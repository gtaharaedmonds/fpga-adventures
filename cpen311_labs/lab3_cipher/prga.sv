==> flow/design.v <==
module prga (
    input logic rst_n,
    input logic clk,
    output logic rdy,
    input  logic en,
    output logic [7:0] s_addr,
    input logic [7:0] s_dout,
    output logic [7:0] s_din,
    output logic s_wren,
    output logic [7:0] ct_addr,
    input  logic [7:0] ct_dout,
    output logic [7:0] pt_addr,
    output logic [7:0] pt_din,
    output logic pt_wren
);
  typedef enum {
    RESET,
    ADDR_LENGTH,
    FETCH_LENGTH,
    COPY_LENGTH,
    UPDATE_I,
    ADDR_SI,
    FETCH_SI,
    COPY_SI,
    UPDATE_J,
    ADDR_SJ,
    FETCH_SJ,
    COPY_SJ,
    STORE_SI,
    STORE_SJ,
    ADDR_PAD,
    FETCH_PAD,
    COPY_PAD,
    ADDR_CT,
    FETCH_CT,
    STORE_PT,
    DONE
  } prga_step_t;
  prga_step_t current_step, next_step;
  logic [7:0] i, j, k, len, si, sj, pad;
  always_ff @(posedge clk or negedge rst_n) begin
    if (~rst_n) current_step <= RESET;
    else current_step <= next_step;
  end
  always_comb begin
    case (current_step)
      RESET:
      if (en) next_step = ADDR_LENGTH;
      else next_step = RESET;
      STORE_PT:
      if (k == len) next_step = DONE;
      else next_step = UPDATE_I;
      DONE: next_step = RESET;
      default: next_step = prga_step_t'(current_step + 1);
    endcase
  end
  always_ff @(posedge clk or negedge rst_n) begin
    if (~rst_n) begin
      i   <= 0;
      j   <= 0;
      k   <= 0;
      len <= 0;
      si  <= 0;
      sj  <= 0;
      pad <= 0;
    end else begin
      case (next_step)
        RESET: begin
          i   <= 0;
          j   <= 0;
          k   <= 0;
          len <= 0;
          si  <= 0;
          sj  <= 0;
          pad <= 0;
        end
        ADDR_LENGTH: begin
          ct_addr <= 0;
          pt_addr <= 0;
          pt_wren <= 0;
          pt_din  <= 0;
          s_addr  <= 0;
          s_wren  <= 0;
          s_din   <= 0;
        end
        FETCH_LENGTH: begin
        end
        COPY_LENGTH: begin
          len <= ct_dout;
          pt_addr <= 0;
          pt_wren <= 1;
          pt_din <= ct_dout;
        end
        UPDATE_I: begin
          i <= (i + 1) % 256;
          pt_wren <= 0;
        end
        ADDR_SI: begin
          s_wren <= 0;
          s_addr <= i;
        end
        FETCH_SI: begin
        end
        COPY_SI: begin
          si <= s_dout;
        end
        UPDATE_J: begin
          j <= (j + si) % 256;
        end
        ADDR_SJ: begin
          s_wren <= 0;
          s_addr <= j;
        end
        FETCH_SJ: begin
        end
        COPY_SJ: begin
          sj <= s_dout;
        end
        STORE_SI: begin
          s_wren <= 1;
          s_addr <= j;
          s_din  <= si;
        end
        STORE_SJ: begin
          s_wren <= 1;
          s_addr <= i;
          s_din  <= sj;
        end
        ADDR_PAD: begin
          s_wren <= 0;
          s_addr <= (si + sj) % 256;
        end
        FETCH_PAD: begin
        end
        COPY_PAD: begin
          pad <= s_dout;
        end
        ADDR_CT: begin
          ct_addr <= k + 1;
        end
        FETCH_CT: begin
        end
        STORE_PT: begin
          pt_addr <= k + 1;
          pt_din <= pad ^ ct_dout;
          pt_wren <= 1;
          k <= k + 1;
        end
        DONE: begin
          pt_wren <= 0;
        end
        default: begin
        end
      endcase
    end
  end
  assign rdy = (current_step == RESET);
endmodule
### Tool chain data of prga

Tool output for the design above, in the order of the flow.
Line numbers count from 1 in the design file above.
Operators carry their Yosys type and port widths (W data, S select, Z words).
Cell names lack the library's common part.
The mark - stands for no value.

| set-up | value |
|---|---|
| top | prga |
| clock | clk |
| library | sky130hd |
| timing corner | tt_025C_1v80 |

### Word-level counts

Source: Yosys, flattened and elaborated, memories not mapped. Widths are those after wreduce. Registers that Yosys merges into a memory's read port (data or address) are not register bits. Print and check cells do not count. Equal cells are merged and count once.

| operators by class | value |
|---|---|
| add/sub/neg operators | 5 |
| $mul | 0 |
| divide/modulo/power cells | 0 |
| $lt $le $gt $ge | 0 |
| eq/ne operators | 18 |
| shift-type cells | 0 |
| multiplexer cells | 17 |
| bitwise gates (word level) | 1 |
| reduce/logical cells | 30 |

Operators with widths:

| kind | number |
|---|---|
| $eq A32 B4 Y1 const B | 6 |
| $eq A32 B5 Y1 const B | 6 |
| $pmux W8 S2 | 9 |
| $eq A32 B3 Y1 const B | 3 |
| $pmux W32 S3 | 1 |
| $logic_not A32 Y1 | 2 |
| $pmux W8 S3 | 2 |
| $add A32 B1 Y32 const B | 1 |
| $eq A32 B1 Y1 const B | 1 |
| $eq A32 B2 Y1 const B | 1 |
| $pmux W8 S4 | 1 |
| $reduce_bool A2 Y1 | 11 |
| $add A8 B1 Y8 const B | 2 |
| $add A8 B8 Y8 | 2 |
| $reduce_and A2 Y1 | 7 |
| $reduce_or A2 Y1 | 5 |
| $eq A8 B8 Y1 | 1 |
| $xor A8 B8 Y8 | 1 |
| $reduce_bool A3 Y1 | 2 |
| $mux W5 | 1 |
| $reduce_bool A4 Y1 | 1 |
| $reduce_or A4 Y1 | 1 |
| $pmux W1 S2 | 2 |
| $reduce_or A3 Y1 | 1 |
| $mux W1 | 1 |

| storage and ports | value |
|---|---|
| flip-flop bits (word level) | 130 |
| bits in latches | 0 |
| memory bits (writable) | 0 |
| ROM bits | 0 |
| word width x clocked read ports | 0 |
| memory cells | 0 |
| input bits | 19 |
| output and inout bits | 43 |
| word-level cells | 86 |

### Depth

Longest topological path by Yosys (ltp), each cell counted once; first at word level (registers and memories cut), then after technology mapping (sequential cells cut; the memories' decode and read muxes count).

| depth | value |
|---|---|
| word-level depth | 7 |
| ABC_AREA | 0 |
| gate-level depth with buffers | 13 |
| mapped depth without buffers | 10 |

### Synthesis result

Source: synth_stat.txt of the flow (Yosys; design flattened, memories mapped). It holds for the ABC_AREA given above (unset counts as 0); a run with the other value may have another netlist.
Totals and module areas in this step are rounded.

Cells by type:

| cell type | number | total area (µm²) |
|---|---|---|
| dfrtp_1 | 88 | 2.2E+03 |
| edfxtp_1 | 42 | 1261.21 |
| xnor2_1 | 34 | 297.786 |
| ha_1 | 18 | 225.216 |
| inv_1 | 55 | 206.448 |
| xor2_1 | 23 | 201.443 |
| mux2_2 | 16 | 180.173 |
| o31a_1 | 19 | 166.41 |
| nand2_1 | 42 | 157.651 |
| nand3_1 | 31 | 155.149 |
| nor2_1 | 38 | 142.637 |
| mux2i_1 | 14 | 140.134 |
| nand4_1 | 21 | 131.376 |
| a2111oi_0 | 13 | 113.859 |
| and3_1 | 18 | 112.608 |
| a21o_1 | 14 | 105.101 |
| clkbuf_1 | 24 | 90.086 |
| o31ai_1 | 12 | 90.086 |

Not listed: further types 45, cells in them 195.

| mapped netlist | value |
|---|---|
| mapped cells | 717 |
| chip area (Yosys) | 7350 µm² |
| area of sequential cells | 3460 µm² |
| mapped flip-flops | 130 |
| buffers | 41 |

### Timing after synthesis

Source: OpenSTA report_checks on the synthesized netlist (no wires, ideal clock, input and output delay 20% of the period each), path of least setup slack; recovery checks are left aside. Register names are those of the netlist, which keeps one name where synthesis merged equal registers.

| timing path post-synthesis | value |
|---|---|
| path kind | register -> register |
| from | reg current_step[0] |
| to | reg s_din[0] |
| clock period | 3.71 ns |
| library setup time | 0.383 ns |
| time at the first pin | 0.000 ns |
| arrival | 3.220 ns |
| data required time | 3.327 ns |
| slack | 0.107 ns |
| delay of the path | 3.603 ns |
| driving pins on the path | 10 |
| buffers on the path | 0 |
| synthesis period reached | 3.603 ns |

"delay of the path" = arrival - input delay + setup time.
"driving pins on the path": output pins that drive a net of the path, with the launching flip-flop's if there is one; two outputs of one cell count as two.
"synthesis period reached" is the clock period less the worst setup slack; recovery checks do not enter. This is arithmetic on one report: input and output delays are still those of the set period (20% each).
Between the ends stands the longest chain of elaborated cells between them, by number of cells; it is not shown to be the way that was timed. Of several equally long chains one is given.
Each line given opens the expression or statement behind the cell; cells for indexed reads and writes are added by Yosys, which also makes memories of some case tables.
At most two assigning lines are given for a register; there are more.
The path ends at the enable pin of a flip-flop; only ways to that pin are counted.

| on the way, post-synthesis | value |
|---|---|
| cell sequence | dfrtp_1 -> ha_1 -> nand3_1 -> nor3_2 -> nand4_1 -> a21boi_0 -> a2111o_1 -> nor4_2 -> nand2_1 -> nor3_1 |
| length of the longest elaborated chain | 5 |
| elaborated cells between the ends (all ways) | 10 |
| classes of those cells | add/sub (1); eq/ne (5); mux (1); reduce/logical (3) |

RTL lines, path post-synthesis:

| element | line | text |
|---|---|---|
| start: declaration | 39 | `prga_step_t current_step, next_step;` |
| start: assignment | 42 | `if (~rst_n) current_step <= RESET;` |
| start: assignment | 43 | `else current_step <= next_step;` |
| $add A32 B1 Y32 | 54 | `default: next_step = prga_step_t'(current_step + 1);` |
| $pmux W32 S3 | 46 | `case (current_step)` |
| $eq A32 B4 Y1 | 67 | `case (next_step)` |
| $reduce_bool A3 Y1 | - |  |
| $reduce_and A2 Y1 | - |  |
| end: assignment | 122 | `s_din  <= si;` |
| end: assignment | 127 | `s_din  <= sj;` |
| end: declaration | 8 | `output logic [7:0] s_din,` |

### Worst path after layout

From the final timing report of run 1: the path of least setup slack in the routed layout; clock arrival at registers is part of the times.

| timing path post-layout | value |
|---|---|
| path kind | register -> register |
| from | reg current_step[9] |
| to | reg si[1] |
| clock period | 3.0 ns |
| library setup time | 0.11 ns |
| time at the first pin | 0.42 ns |
| arrival | 3.49 ns |
| data required time | 3.31 ns |
| slack | -0.18 ns |
| driving pins on the path | 11 |
| buffers on the path | 2 |

Between the ends stands the longest chain of elaborated cells between them, by number of cells; it is not shown to be the way that was timed. Of several equally long chains one is given.
At most two assigning lines are given for a register; there are more.

| on the way, post-layout | value |
|---|---|
| cell sequence | dfrtp_1 -> buf_6 -> nand4_1 -> nor3_4 -> nand4_1 -> a21boi_2 -> a2111o_1 -> or2_4 -> clkbuf_16 -> o31a_1 -> mux2_4 |
| length of the longest elaborated chain | 4 |
| elaborated cells between the ends (all ways) | 9 |
| classes of those cells | add/sub (1); eq/ne (3); mux (2); reduce/logical (3) |

RTL lines, path post-layout:

| element | line | text |
|---|---|---|
| start: declaration | 39 | `prga_step_t current_step, next_step;` |
| start: assignment | 42 | `if (~rst_n) current_step <= RESET;` |
| start: assignment | 43 | `else current_step <= next_step;` |
| $add A32 B1 Y32 | 54 | `default: next_step = prga_step_t'(current_step + 1);` |
| $pmux W32 S3 | 46 | `case (current_step)` |
| $eq A32 B3 Y1 | 67 | `case (next_step)` |
| $pmux W8 S2 | 67 |  |
| end: assignment | 63 | `si  <= 0;` |
| end: assignment | 105 | `si <= s_dout;` |
| end: declaration | 40 | `logic [7:0] i, j, k, len, si, sj, pad;` |

Memo
Re: implementation data of prga

Measured data: module prga, platform sky130hd, 2 stored runs of the flow under differing settings, order arbitrary. Input and output delays are each 20% of the period that was set; the output load is 0.01 pF.
By "clock period reached" is meant the clock period of the run minus its worst setup slack. This is arithmetic on one report: input and output delays are still those of the set period (20% each).
By "worst path time" is meant the share of the clock period that the worst setup path is allowed (20% is reserved at inputs, 20% at outputs), minus its slack. Clock arrival times at its registers enter into it.
"power": no workload was simulated; the value follows from the tool's default switching activity.
The results are shown rounded.
Settings: . = not set for that run.
A result given as . is not shown for that run.

| run | period_ns | CAP_MARGIN | CORE_MARGIN | CORE_UTILIZATION | SLEW_MARGIN | SETUP_SLACK_MARGIN | PLACE_DENSITY_LB_ADDON | CELL_PAD_IN_SITES_GLOBAL_PLACEMENT | ABC_AREA | worst setup slack after layout (ns) | utilization in the final report | clock period reached (ns) | power (W) | standard-cell area after routing (µm²) | die footprint (µm²) | final setup TNS (ns) | worst path time (ns) | critical path kind | synthesized cell area (µm²) |
|---|---|---|---|---|---|---|---|---|---|---|---|---|---|---|---|---|---|---|---|
| run 1 | 3.0 | 20 | 2 | 40 | 20 | . | . | . | . | -0.179 | 0.59 | 3.179 | 0.0103 | 10600 | 19500 | -12.5 | 3.18 | register -> register | 7350 |
| run 2 | 4.74 | 20 | 2 | 71 | 15 | 0.25 | 0.0 | 1 | 0 | . | . | . | . | . | . | . | . | . | . |

Run 2: incomplete, placement halted on FLW-0024
