==> flow/design.v <==
module state_machine (
    input logic clk,
    input logic rst_n,
    input logic [3:0] player_score,
    input logic [3:0] dealer_score,
    input logic [3:0] player_card_3,
    output logic [2:0] deal_player_card,
    output logic [2:0] deal_dealer_card,
    output logic player_win,
    output logic dealer_win
);
  typedef enum logic [7:0] {
    START_GAME,
    DEAL_PLAYER_1,
    DEAL_DEALER_1,
    DEAL_PLAYER_2,
    DEAL_DEALER_2,
    DEAL_PLAYER_3,
    DEAL_DEALER_3,
    SCORE_GAME
  } state_t;
  state_t current_state, next_state;
  logic player_gets_3;
  always_ff @(posedge clk or negedge rst_n) begin
    if (~rst_n) begin
      current_state <= START_GAME;
    end else begin
      current_state <= next_state;
    end
  end
  always_comb begin
    case (current_state)
      START_GAME: next_state = DEAL_PLAYER_1;
      DEAL_PLAYER_1: next_state = DEAL_DEALER_1;
      DEAL_DEALER_1: next_state = DEAL_PLAYER_2;
      DEAL_PLAYER_2: next_state = DEAL_DEALER_2;
      DEAL_DEALER_2: begin
        if (player_score == 4'd9 || player_score == 4'd8) begin
          next_state = SCORE_GAME;
        end else if (player_score <= 5) begin
          next_state = DEAL_PLAYER_3;
        end else if (dealer_score <= 5) begin
          next_state = DEAL_DEALER_3;
        end else begin
          next_state = SCORE_GAME;
        end
      end
      DEAL_PLAYER_3: begin
        if ((dealer_score == 4'd6 && (player_card_3 >= 4'd6 && player_card_3 <= 4'd7)) ||
            (dealer_score == 4'd5 && (player_card_3 >= 4'd4 && player_card_3 <= 4'd7)) ||
            (dealer_score == 4'd4 && (player_card_3 >= 4'd2 && player_card_3 <= 4'd7)) ||
            (dealer_score == 4'd3 && (player_card_3 != 4'd8)) ||
            (dealer_score <= 4'd2)
        ) begin
          next_state = DEAL_DEALER_3;
        end else begin
          next_state = SCORE_GAME;
        end
      end
      DEAL_DEALER_3: next_state = SCORE_GAME;
      SCORE_GAME: next_state = SCORE_GAME;
      default: next_state = START_GAME;
    endcase
  end
  always_comb begin
    player_win = 1'b0;
    dealer_win = 1'b0;
    deal_player_card = 3'b000;
    deal_dealer_card = 3'b000;
    case (next_state)
      DEAL_PLAYER_1: begin
        deal_player_card = 3'b001;
      end
      DEAL_DEALER_1: begin
        deal_dealer_card = 3'b001;
      end
      DEAL_PLAYER_2: begin
        deal_player_card = 3'b010;
      end
      DEAL_DEALER_2: begin
        deal_dealer_card = 3'b010;
      end
      DEAL_PLAYER_3: begin
        deal_player_card = 3'b100;
      end
      DEAL_DEALER_3: begin
        deal_dealer_card = 3'b100;
      end
      SCORE_GAME: begin
        player_win = (player_score >= dealer_score);
        dealer_win = (dealer_score >= player_score);
      end
      default: begin
        player_win = 1'b0;
        dealer_win = 1'b0;
        deal_player_card = 3'b000;
        deal_dealer_card = 3'b000;
      end
    endcase
  end
endmodule
-- Reports on state_machine
The steps from the RTL of state_machine to its reports follow in flow order.
Line numbers count from 1 in the design file above.
Cell names lack the library's common part.
A cell with - has no value.
- top module: state_machine
- clock input: clk
- cell library: sky130hd
- timing corner: tt_025C_1v80

-- After elaboration
Counts by Yosys on the flattened word-level netlist (proc, flatten, opt, wreduce; memories kept). Register bits leave out memories and registers merged into their read ports (data or address); mux counts leave out enables and synchronous resets folded into registers. Print and check cells are left out. Cells with the same type and inputs are merged into one.
- noted bits in registers: 3
- bits of input ports: 14
- output and inout port bits at 8
- word-level cells: 54
- magnitude comparators: 9
- noted eq/ne operators: 21
- noted mux-type cells: 9
- noted reductions and logical operators: 14
- operator list (operator ; number):
    == test 3 bit (second input constant) ; 8
    parallel mux 3 bit (select 7 bit) ; 1
    parallel mux 3 bit (select 3 bit) ; 2
    == test 3 x 2 -> 1 bit (second input constant) ; 4
    <= comparator 4 x 3 -> 1 bit (second input constant) ; 3
    == test 4 x 3 -> 1 bit (second input constant) ; 3
    greater-or-equal comparator 4 x 3 -> 1 bit (second input constant) ; 2
    greater-or-equal comparator 4 bit ; 2
    == test 4 bit (second input constant) ; 2
    logical NOT 8 bit ; 1
    logical AND 1 bit ; 7
    == test 3 x 1 -> 1 bit (second input constant) ; 2
    logical OR 1 bit ; 5
    greater-or-equal comparator 4 x 2 -> 1 bit (second input constant) ; 1
    <= comparator 4 x 2 -> 1 bit (second input constant) ; 1
    == test 4 x 2 -> 1 bit (second input constant) ; 1
    inequality test 4 bit (second input constant) ; 1
    two-way mux 2 bit ; 2
    two-way mux 1 bit ; 4
    OR reduction 2 bit ; 1

-- Logic depth
Yosys ltp: most cells in a row. Word level: on the elaborated netlist, between registers, memories and ports. Mapped: between sequential cells and ports; inverters and the memories' decode and read muxes count.
- depth in word-level cells: 11
- noted ABC_AREA: 0
- noted mapped depth: 6

-- Mapped cells and area
Source: synth_stat.txt of the flow (Yosys; design flattened, memories mapped). It holds for the ABC_AREA given above (unset counts as 0); a run with the other value may have another netlist.
Totals and module areas in this step are rounded.
- mapped cells: 72
- synthesis area at 649.4 µm²
- noted sequential area: 201.4 µm²
- mapped flip-flops: 8
- noted buffers: 0
- cells by type (cell type ; number ; area in all (µm²)):
    dfrtp_1 ; 7 ; 175.168
    ha_1 ; 4 ; 50.048
    a211oi_1 ; 4 ; 30.029
    nand2_1 ; 8 ; 30.029
    dfstp_2 ; 1 ; 26.275
    a21oi_1 ; 5 ; 25.024
    inv_1 ; 6 ; 22.522
    nor3_1 ; 4 ; 20.019
    and2b_2 ; 2 ; 17.517
    a21oi_4 ; 1 ; 16.266
    o41ai_2 ; 1 ; 16.266
    o21a_1 ; 2 ; 15.014
    o221ai_2 ; 1 ; 15.014
    nand2b_4 ; 1 ; 13.763
    or2_2 ; 2 ; 12.512
    or3_1 ; 2 ; 12.512
    maj3_2 ; 1 ; 11.261
    o221a_2 ; 1 ; 11.261
Other cell types: 17; their cells: 19.

-- Timing after synthesis
OpenSTA on the mapped netlist: ideal clock, no wires. The path of least setup slack (recovery checks aside). Input and output delay are each 20% of the period. Register names are those of the netlist, which keeps one name where synthesis merged equal registers.
- path kind: input -> output
- start point: input port player_card_3[0]
- end point: output port deal_player_card[0]
- clock period: 2.51 ns
- noted input delay: 0.502 ns
- output delay: 0.502 ns
- noted time at the first pin: 0.502 ns
- data arrival time at 1.576 ns
- noted data required time: 2.008 ns
- setup slack at 0.432 ns
- delay of the path at 1.074 ns
- stages on the path: 4
- noted path buffers: 0
- synthesis period reached: 2.078 ns
"delay of the path" is the arrival time less input delay plus setup time.
A path that ends at an output port has no setup time.
"stages on the path": output pins that drive a net of the path, with the launching flip-flop's if there is one; two outputs of one cell count as two.
"synthesis period reached" = period - worst setup slack (recovery checks aside). The figure is calculated, with input and output delays left at 20% of the set period.
Between the ends stands the longest chain of elaborated cells between them, by number of cells; it is not shown to be the way that was timed. Of several equally long chains one is given.
Each line given opens the expression or statement behind the cell; cells for indexed reads and writes are added by Yosys, which also makes memories of some case tables.
- path through: or2_2 -> o41ai_2 -> nor3_1 -> a211oi_1
- noted cells in the longest elaborated chain: 11
- noted elaborated cells between the ends (all ways): 22
- those cells by class: compare: 4; eq/ne: 4; mux: 3; reduce/logical: 11
- RTL lines, path after synthesis (item ; RTL line ; source):
    start, declared ; 6 ; input logic [3:0] player_card_3,
    greater-or-equal comparator 4 x 3 -> 1 bit ; 49 ;
    logical AND 1 bit x2 ; 49 ;
    logical OR 1 bit x4 ; 49 ;
    two-way mux 1 bit ; 49 ;
    parallel mux 3 bit (select 7 bit) ; 32 ; case (current_state)
    == test 3 bit ; 70 ; case (next_state)
    parallel mux 3 bit (select 3 bit) ; 70 ;
    end, declared ; 7 ; output logic [2:0] deal_player_card,

-- Worst path after layout
Path of least setup slack in the final report of run 1 (OpenROAD, finished layout, wires in). Where an end is a register, its clock arrival counts in the times.
- path kind: input -> output
- start point: input port (name not given)
- end point: output port player_win
- clock period: 2.0 ns
- noted input delay: 0.40 ns
- output delay: 0.40 ns
- noted time at the first pin: 0.40 ns
- data arrival time at 1.92 ns
- noted data required time: 1.60 ns
- setup slack at -0.32 ns
- stages on the path: 7
- noted path buffers: 2
Between the ends stands the longest chain of elaborated cells between them, by number of cells; it is not shown to be the way that was timed. Of several equally long chains one is given.
- path through: clkdlybuf4s50_1 -> ha_4 -> nand2_1 -> o21bai_1 -> a2bb2oi_1 -> a211oi_2 -> buf_2
- noted cells in the longest elaborated chain: 10
- noted elaborated cells between the ends (all ways): 22
- source lines of those cells at 11
- those cells by class: compare: 3; eq/ne: 5; mux: 6; reduce/logical: 8
- RTL lines, path after layout (item ; RTL line ; source):
    start, declared ; 5 ;
    == test 4 x 3 -> 1 bit ; 49 ;
    logical AND 1 bit ; 49 ;
    logical OR 1 bit x4 ; 49 ;
    two-way mux 1 bit ; 49 ;
    parallel mux 3 bit (select 7 bit) ; 32 ; case (current_state)
    == test 3 bit ; 70 ; case (next_state)
    two-way mux 1 bit ; 70 ;
    end, declared ; 9 ; output logic player_win,

==> runs of state_machine <==
Top module state_machine; platform sky130hd; tools Yosys and OpenROAD; 2 stored runs in no particular order. Input and output delays are each 20% of the period that was set; the output load is 0.01 pF.
"critical path time" is the time allowed to the run's worst setup path (the clock period less input and output delay, where it has them) less its slack. Clock arrival times count: a late capture clock shortens it, a late launch clock lengthens it.
"power consumption" is the tool's figure for a default switching activity; nothing was simulated.
The measured numbers are rounded.

Run 1

==> flow/run.sh <==
#!/bin/bash
# the make line also repeats the synthesis and layout settings of config.mk as NAME=value (left out here)
make -C /OpenROAD-flow-scripts/flow DESIGN_CONFIG=/design/flow/config.mk WORK_HOME=/design/flow/orfs CLKGATE_MAP_FILE= finish
==> flow/config.mk <==
export PLATFORM = sky130hd
export DESIGN_NAME = state_machine
export DESIGN_NICKNAME = state_machine
export VERILOG_FILES = /design/flow/design.v
export SDC_FILE = /design/flow/constraint.sdc
export NUM_CORES = 4
export LEC_CHECK = 0
export CAP_MARGIN = 20
export CORE_MARGIN = 2
export CORE_UTILIZATION = 46
export SLEW_MARGIN = 20
==> flow/constraint.sdc <==
create_clock -name core_clock -period 2.0 [get_ports {clk}]
set_input_delay 0.4000 -clock core_clock [delete_from_list [all_inputs] [get_ports {clk}]]
set_output_delay 0.4000 -clock core_clock [all_outputs]
set_load 0.01 [all_outputs]

Measured in run 1:
- noted the chip area after synthesis (Yosys): 649.4 µm²
- die size: 1728 µm²
- noted the final utilization: 92.3 %
- setup slack of the worst path at -0.316 ns
- lowest hold slack: 0.391 ns
- noted the power consumption: 0.0005057 W
- noted the critical path time: 1.52 ns
- worst path kind: input -> output

Run 2

==> flow/run.sh <==
#!/bin/bash
# the make line also repeats the synthesis and layout settings of config.mk as NAME=value (left out here)
make -C /OpenROAD-flow-scripts/flow DESIGN_CONFIG=/design/flow/config.mk WORK_HOME=/design/flow/orfs CLKGATE_MAP_FILE= finish
==> flow/config.mk <==
export PLATFORM = sky130hd
export DESIGN_NAME = state_machine
export DESIGN_NICKNAME = state_machine
export VERILOG_FILES = /design/flow/design.v
export SDC_FILE = /design/flow/constraint.sdc
export NUM_CORES = 4
export LEC_CHECK = 0
export CAP_MARGIN = 20
export CELL_PAD_IN_SITES_GLOBAL_PLACEMENT = 2
export CORE_ASPECT_RATIO = 1.7
export CORE_MARGIN = 2
export CORE_UTILIZATION = 41
export PLACE_DENSITY = 0.6
export SETUP_SLACK_MARGIN = 0.32
export SLEW_MARGIN = 20
==> flow/constraint.sdc <==
create_clock -name core_clock -period 1.69 [get_ports {clk}]
set_input_delay 0.3380 -clock core_clock [delete_from_list [all_inputs] [get_ports {clk}]]
set_output_delay 0.3380 -clock core_clock [all_outputs]
set_load 0.01 [all_outputs]

Run 2: incomplete, placement halted on GPL-0301.
