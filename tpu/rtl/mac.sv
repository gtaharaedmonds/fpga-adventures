==> flow/design.v <==
module mac (
    input logic rst_n,
    input logic clk,
    input logic run,
    input logic [7:0] weight_in,
    output logic [7:0] weight_out,
    input logic load_weight,
    input logic swap_weights,
    input  logic [7:0] data_in,
    output logic [7:0] data_out,
    input  logic [31:0] acc_in,
    output logic [31:0] acc_out
);
  logic [7:0] weight_buf[2];
  logic active_weight;
  always_ff @(posedge clk or negedge rst_n) begin
    if (~rst_n) begin
      weight_buf[0] <= 0;
      weight_buf[1] <= 0;
    end else if (load_weight) begin
      weight_buf[~active_weight] <= weight_in;
      weight_out <= weight_in;
    end
  end
  always_ff @(posedge clk or negedge rst_n) begin
    if (~rst_n) begin
      active_weight <= 1;
    end else if (swap_weights) begin
      active_weight <= ~active_weight;
    end
  end
  always_ff @(posedge clk or negedge rst_n) begin
    if (~rst_n) begin
      acc_out  <= 0;
      data_out <= 0;
    end else if (run) begin
      acc_out  <= weight_buf[active_weight] * data_in + acc_in;
      data_out <= data_in;
    end
  end
endmodule
# Tool chain data of mac
# What the tools print for mac, step after step.
# Lines are those of the file above, counted from 1.
# Operators: Yosys type, input widths -> output width; for muxes data width and select width s.
# Library cell names are shortened.
# The mark - stands for no value.
[design]
design = "mac"
clock_port = "clk"
cell_library = "sky130hd"
pvt_corner = "tt_025C_1v80"

# Word-level counts
# Yosys after proc, flatten, opt, wreduce and memory -nomap, before mapping. Enables and synchronous resets that opt folds into registers are not counted as muxes. Print and check cells are not counted. Equal cells are merged and count once.
[word_totals]
word_cells = 14
clocked_rd_ports_x_width = 0
inputBits = 53
reg_bits = 65
out_inout_bits = 48
n_memories = 0
latchBits = 0
rom_bits = 0
ram_bits = 0
[classes]
muxes = 2
n_mul = 1
eq_ne = 0
n_div = 0
shift = 0
n_addsub = 1
n_reduce_logical = 3
bitwise = 1
compare = 0
[ops]
columns = ["cell", "n"]
rows = [
  ["$mul 8x8->16", 1],
  ["$add 16x32->32", 1],
  ["$pmux 8 s2", 1],
  ["$mux 8", 1],
  ["$reduce_and 2->1", 3],
  ["$not 1->1", 1],
]

# Longest topological paths
# Longest topological path by Yosys (ltp), each cell counted once; first at word level (registers and memories cut), then after technology mapping (sequential cells cut; the memories' decode and read muxes count).
[logic_depth]
word_depth = 5
abc_area = 0
depth_mapped = 19
mapped_depth_nobuf = 18

# Netlist
# Yosys stat after the flow's synthesis: flattened, memories mapped to cells. It holds for the ABC_AREA given above (unset counts as 0); a run with the other value may have another netlist.
# Totals and module areas in this step are rounded.
[synth_totals]
mapped_area_um2 = 5702
cell_count = 582
buffers = 18
flip_flops = 65
[by_type]
columns = ["cell", "n", "type_area_um2"]
rows = [
  ["dfrtp_1", 56, 1.4E+03],
  ["fa_1", 50, 1000.96],
  ["ha_1", 41, 512.992],
  ["mux2_2", 42, 472.954],
  ["inv_1", 101, 379.114],
  ["edfxtp_1", 8, 240.23],
  ["nand2_1", 56, 210.202],
  ["and2_1", 25, 156.4],
  ["nor2b_1", 15, 93.84],
  ["a21oi_1", 17, 85.082],
  ["nand3_1", 17, 85.082],
  ["a21o_1", 10, 75.072],
  ["xnor2_1", 8, 70.067],
  ["and3_1", 11, 68.816],
  ["nor2_1", 16, 60.058],
  ["o21ai_0", 10, 50.048],
  ["a2111o_1", 4, 45.043],
  ["clkbuf_1", 12, 45.043],
]
# Not listed: further types 40, cells in them 83.

# Path before layout
# OpenSTA on the mapped netlist: ideal clock, no wires. The path of least setup slack (recovery checks aside). Input and output delay are each 20% of the period. Register names are those of the netlist, which keeps one name where synthesis merged equal registers.
[synth_timing]
path_kind = "input -> register"
start = "in data_in[0]"
end = "reg acc_out[29]"
delay_ps = 4040
arrival_time_ps = 5535
input_delay_ps = 1626
path_slack_ps = 2464
stages = 15
tclk_ps = 8130
period_less_setup_slack_ps = 5666
# "delay_ps" is the arrival time less input delay plus setup time.
# "stages" counts driving pins, that of a launching flip-flop among them; a cell with two outputs on the path counts twice.
# "period_less_setup_slack_ps" is the clock period less the worst setup slack; recovery checks do not enter. This is arithmetic on one report: input and output delays are still those of the set period (20% each).
# The rows between start and end are the longest chain of elaborated cells between them; the timing report does not say that the signal goes this way. Where chains are equally long, one stands for them.
# Each line given opens the expression or statement behind the cell; cells for indexed reads and writes are added by Yosys, which also makes memories of some case tables.
[synth_via]
cell_sequence = "buf_1 nor2b_1 fa_1 fa_1 inv_1 fa_1 fa_1 inv_1 ha_1 a21o_1 a21oi_2 a21boi_1 o21ai_2 a21oi_1 or3_1"
elab_chain_cells = 2
[synth_rtl]
columns = ["element", "line_no", "source"]
rows = [
  ["start, declared", 9, "input  logic [7:0] data_in,"],
  ["$mul 8x8->16", 37, "acc_out  <= weight_buf[active_weight] * data_in + acc_in;"],
  ["$add 16x32->32", 37, ""],
  ["end, assigned", 34, "acc_out  <= 0;"],
  ["end, assigned", 37, ""],
  ["end, declared", 12, "output logic [31:0] acc_out"],
]

# Timing after layout
# From the final timing report of entry A: the path of least setup slack in the routed layout; clock arrival at registers is part of the times.
# The path's times are printed in steps of 10 ps; the period is the one set.
[layout_timing]
path_kind = "register -> register"
start = "reg active_weight"
end = "reg acc_out[27]"
tclk_ps = 4810
path_slack_ps = -160
arrival_time_ps = 5240
stages = 18
# The rows between start and end are the longest chain of elaborated cells between them; the timing report does not say that the signal goes this way. Where chains are equally long, one stands for them.
[layout_via]
cell_sequence = "dfstp_2 buf_6 mux2_4 and2_4 fa_1 fa_2 inv_2 fa_1 fa_1 inv_2 ha_4 buf_6 buf_4 a31oi_1 a21boi_4 buf_6 or3_1 nand3_1"
elab_chain_cells = 5
[layout_rtl]
columns = ["element", "line_no", "source"]
rows = [
  ["start, declared", 15, "logic active_weight;"],
  ["start, assigned", 27, "active_weight <= 1;"],
  ["start, assigned", 29, "active_weight <= ~active_weight;"],
  ["$not 1->1", 37, "acc_out  <= weight_buf[active_weight] * data_in + acc_in;"],
  ["$pmux 8 s2", 37, ""],
  ["$mux 8", 36, "end else if (run) begin"],
  ["$mul 8x8->16", 37, ""],
  ["$add 16x32->32", 37, ""],
  ["end, assigned", 34, "acc_out  <= 0;"],
  ["end, assigned", 37, ""],
  ["end, declared", 12, "output logic [31:0] acc_out"],
]

Design mac on sky130hd. What follows are 2 stored runs of the flow, each under its own settings; their order means nothing. The constraints put input and output delay at 20% of the set period each and load the outputs with 0.01 pF.
"achievedPeriod_ps" is the run's clock period less its worst setup slack. It is reckoned from that one timing run; input and output delays stay at 20% of the period that was set.
Values from the reports are rounded here.

# entry A
==> flow/run.sh <==
#!/bin/bash
# the make line also repeats the synthesis and layout settings of config.mk as NAME=value (left out here)
make -C /OpenROAD-flow-scripts/flow DESIGN_CONFIG=/design/flow/config.mk WORK_HOME=/design/flow/orfs CLKGATE_MAP_FILE= finish
==> flow/config.mk <==
export PLATFORM = sky130hd
export DESIGN_NAME = mac
export DESIGN_NICKNAME = mac
export VERILOG_FILES = /design/flow/design.v
export SDC_FILE = /design/flow/constraint.sdc
export NUM_CORES = 4
export LEC_CHECK = 0
export CAP_MARGIN = 20
export CELL_PAD_IN_SITES_GLOBAL_PLACEMENT = 3
export CORE_MARGIN = 9
export CORE_UTILIZATION = 33
export PLACE_DENSITY_LB_ADDON = 0.05
export SLEW_MARGIN = 20
export TNS_END_PERCENT = 25
==> flow/constraint.sdc <==
create_clock -name core_clock -period 4.81 [get_ports {clk}]
set_input_delay 0.9620 -clock core_clock [delete_from_list [all_inputs] [get_ports {clk}]]
set_output_delay 0.9620 -clock core_clock [all_outputs]
set_load 0.01 [all_outputs]

==> entry A: results <==
final_util_frac=0.498
setup_worst_slack_ps=-158
design_die_area_um2=22330
ys_area_um2=5702
hold_worst_slack_ps=499
achievedPeriod_ps=4968
tns_ps=-1616

# entry B
==> flow/run.sh <==
#!/bin/bash
# the make line also repeats the synthesis and layout settings of config.mk as NAME=value (left out here)
make -C /OpenROAD-flow-scripts/flow DESIGN_CONFIG=/design/flow/config.mk WORK_HOME=/design/flow/orfs CLKGATE_MAP_FILE= finish
==> flow/config.mk <==
export PLATFORM = sky130hd
export DESIGN_NAME = mac
export DESIGN_NICKNAME = mac
export VERILOG_FILES = /design/flow/design.v
export SDC_FILE = /design/flow/constraint.sdc
export NUM_CORES = 4
export LEC_CHECK = 0
export CAP_MARGIN = 20
export CORE_MARGIN = 3
export CORE_UTILIZATION = 62
export CTS_CLUSTER_DIAMETER = 40
export GPL_ROUTABILITY_DRIVEN = 0
export MAX_ROUTING_LAYER = met5
export PLACE_DENSITY_LB_ADDON = 0.25
export SETUP_SLACK_MARGIN = 0.14
export SLEW_MARGIN = 40
==> flow/constraint.sdc <==
create_clock -name core_clock -period 4.3 [get_ports {clk}]
set_input_delay 0.8600 -clock core_clock [delete_from_list [all_inputs] [get_ports {clk}]]
set_output_delay 0.8600 -clock core_clock [all_outputs]
set_load 0.01 [all_outputs]

==> entry B: results <==
final_util_frac=0.917
setup_worst_slack_ps=-1221
design_die_area_um2=10380
ys_area_um2=5702
hold_worst_slack_ps=510
achievedPeriod_ps=5521
tns_ps=-23950
